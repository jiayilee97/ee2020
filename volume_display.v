==> flow/design.v <==
`timescale 1ns / 1ps
module volume_display(
    input [11:0] mic,
    input clk_20k,
    output reg [11:0] led
    );
    reg [11:0] max;
    reg [11:0] count;
    initial begin
        led = 0;
        max = 0;
        count = 0;
    end
    always @(posedge clk_20k) begin
        max = (max>mic)? max:mic;
        count = (count==2500)? 0:count+1;
        if (count==0) begin
            led = max;
            max=0;
        end
    end
endmodule
### Tool chain data of volume_display

Tool output for the design above, in the order of the flow.
Line numbers count from 1 in the design file above.
Operators carry their Yosys type and port widths (W data, S select, Z words).
Library cell names are shortened.
The mark -- stands for no value.

* top module: volume_display
* clock port: clk_20k
* library: sky130hd
* library corner: tt_025C_1v80

### Elaborated design

Source: Yosys, flattened and elaborated, memories not mapped. Widths are those after wreduce; folded enables and synchronous resets count as part of the registers. Registers that Yosys merges into a memory's read port (data or address) are not register bits. Print and check cells do not count. Equal cells are merged and count once.

* add/sub/neg operators: 1
* equal/unequal tests: 1
* mux-type cells: 2
* reduce/logical cells: 1
* $lt $le $gt $ge: 1

Operators with widths (number)
* $mux W12: 2
* $add A12 B1 Y12 const B: 1
* $gt A12 B12 Y1: 1
* $eq A12 B12 Y1 const B: 1
* $logic_not A12 Y1: 1

* flip-flop bits (word level): 36
* input port bits: 13

### Longest topological paths

Depth = most cells in a row (Yosys ltp): at word level without a register or memory, in the mapped netlist without a sequential cell, where the memories' decode and read muxes count.

* depth after elaboration: 3
* ABC_AREA: 0
* depth in mapped cells: 9

### Mapped cells and area

The flow's flattened synthesis, as Yosys stat reports it; memories are mapped. The netlist is that of the ABC_AREA named above (0 if unset); the other value can give another one.

* cell count: 229
* chip area (Yosys): 2120.8 sq um
* buffers: 16
* flip-flop cells: 36

Cell types
* dfxtp_1: number 24, area in all 480.461 sq um
* edfxtp_1: number 12, area in all 360.346 sq um
* nand3_1: number 40, area in all 200.192 sq um
* ha_1: number 14, area in all 175.168 sq um
* o22a_1: number 12, area in all 105.101 sq um
* a31oi_1: number 14, area in all 87.584 sq um
* xnor2_1: number 10, area in all 87.584 sq um
* nand2_1: number 20, area in all 75.072 sq um
* inv_1: number 16, area in all 60.058 sq um
* xor2_1: number 5, area in all 43.792 sq um
* nor2_1: number 10, area in all 37.536 sq um
* buf_6: number 3, area in all 33.782 sq um
* buf_2: number 6, area in all 30.029 sq um
* a21oi_1: number 5, area in all 25.024 sq um
* nand4_1: number 4, area in all 25.024 sq um
* nor4b_4: number 1, area in all 23.773 sq um
* a41o_4: number 1, area in all 21.27 sq um
* buf_12: number 1, area in all 20.019 sq um

Not listed: further types 23, cells in them 31.

### Timing after synthesis

Path of least setup slack by OpenSTA after synthesis, without wires, with an ideal clock, recovery checks aside; 20% of the period is set as input and as output delay. Where synthesis merged equal registers, the netlist keeps one of their names.

* path type: input port to flip-flop
* start point: input port mic[11]
* end point: register led[10]
* path slack: 0.824 ns
* required time: 2.829 ns
* path delay: 1.648 ns
* input delay: 0.618 ns
* period: 3.09 ns
* time at the first pin: 0.618 ns
* stages: 9
* data arrival time: 2.005 ns
* synthesis period reached: 2.266 ns

"path delay" is the arrival time less input delay plus setup time.
"stages" counts driving pins, that of a launching flip-flop among them; a cell with two outputs on the path counts twice.
"synthesis period reached" = period - worst setup slack (recovery checks aside). The figure is calculated, with input and output delays left at 20% of the set period.
The rows between start and end are the longest chain of elaborated cells between them; the timing report does not say that the signal goes this way. Where chains are equally long, one stands for them.
A line is the first line of the expression or statement that the cell stems from. Yosys adds cells for indexed reads and writes and turns some case tables into memories.

* cells stage by stage: inv_1 > ha_1 > nand4_1 > or3_1 > buf_2 > buf_6 > nand2_1 > o22a_1 > nand3_1
* length of the longest elaborated chain: 2
* elaborated cells on any way between the ends: 2
* source lines of those cells: 1

RTL lines, path post-synthesis
* from (decl): RTL line 3 `input [11:0] mic,`
* $gt A12 B12 Y1: RTL line 15 `max = (max>mic)? max:mic;`
* $mux W12: RTL line 15
* to (assign): RTL line 18 `led = max;`
* to (decl): RTL line 5 `output reg [11:0] led`

### Path in the finished layout

Path of least setup slack in the final report of flow run A (OpenROAD, finished layout, wires in). Where an end is a register, its clock arrival counts in the times.

* path type: input port to flip-flop
* start point: input port mic[4]
* end point: register led[2]
* path slack: 0.26 ns
* stages: 9
* required time: 2.31 ns
* input delay: 0.45 ns
* time at the first pin: 0.45 ns
* data arrival time: 2.05 ns
* period: 2.27 ns

The rows between start and end are the longest chain of elaborated cells between them; the timing report does not say that the signal goes this way. Where chains are equally long, one stands for them.

* cells stage by stage: dlygate4sd2_1 > inv_1 > ha_1 > nand4_1 > or3_4 > buf_12 > nand2_1 > o22a_1 > nand3_1
* length of the longest elaborated chain: 2
* elaborated cells on any way between the ends: 2
* source lines of those cells: 1

RTL lines, path after layout
* from (decl): RTL line 3 `input [11:0] mic,`
* $gt A12 B12 Y1: RTL line 15 `max = (max>mic)? max:mic;`
* $mux W12: RTL line 15
* to (assign): RTL line 18 `led = max;`
* to (decl): RTL line 5 `output reg [11:0] led`

==> runs of volume_display <==
Module volume_display, platform sky130hd: 2 stored runs of the flow (Yosys, OpenROAD) with differing settings, in no particular order. Input and output delays are each 20% of the period that was set; the output load is 0.01 pF.
"clock period achieved": clock period set for the run, less the worst setup slack. It is reckoned from that one timing run; input and output delays stay at 20% of the period that was set.
"allowed time less slack (worst setup path)": the worst setup path's part of the clock period (all of it between registers, 20% less for each end at a port) less its slack. A launch clock that arrives late makes it longer, a capture clock that arrives late makes it shorter.
"overall power" is the tool's figure for a default switching activity; nothing was simulated.

### Flow run A

Settings: `period_ns=2.27`, `CORE_UTILIZATION=19`, `SETUP_SLACK_MARGIN=0.19`, `PLACE_DENSITY_LB_ADDON=0.21`, `CORE_MARGIN=6`, `TNS_END_PERCENT=35`, `ABC_AREA=0`, `GPL_TIMING_DRIVEN=1`, `SLEW_MARGIN=20`, `CAP_MARGIN=20`

- Clock period achieved: 2.008 ns
- Post-layout utilization: 27.8%
- Full die area: 13841.5 sq um
- Chip area in the Yosys report: 2120.8 sq um
- Summed negative setup slack: 0.000 ns
- Standard-cell area of the final layout: 3012.9 sq um
- Overall power: 2573 uW
- Allowed time less slack (worst setup path): 1.55 ns
- Worst setup path type: input port to flip-flop
- Final worst hold slack: 0.453 ns
- Worst slack on setup checks: 0.262 ns

### Flow run B

Settings: `period_ns=2.6`, `CORE_UTILIZATION=26`, `SETUP_SLACK_MARGIN=0.78`, `PLACE_DENSITY=0.46`, `CORE_ASPECT_RATIO=1.44`, `CORE_MARGIN=4`, `GPL_ROUTABILITY_DRIVEN=1`, `CTS_CLUSTER_SIZE=79`, `SLEW_MARGIN=0`, `MAX_ROUTING_LAYER=met4`, `CAP_MARGIN=20`

- Overall power: 2419 uW
- Standard-cell area of the final layout: 3469.6 sq um
- Post-layout utilization: 43.6%
- Full die area: 9689.4 sq um
- Clock period achieved: 1.984 ns
- Worst slack on setup checks: 0.616 ns
- Summed negative setup slack: 0.000 ns
- Chip area in the Yosys report: 2120.8 sq um
- Final worst hold slack: 0.475 ns
- Allowed time less slack (worst setup path): 1.98 ns
- Worst setup path type: flip-flop to flip-flop
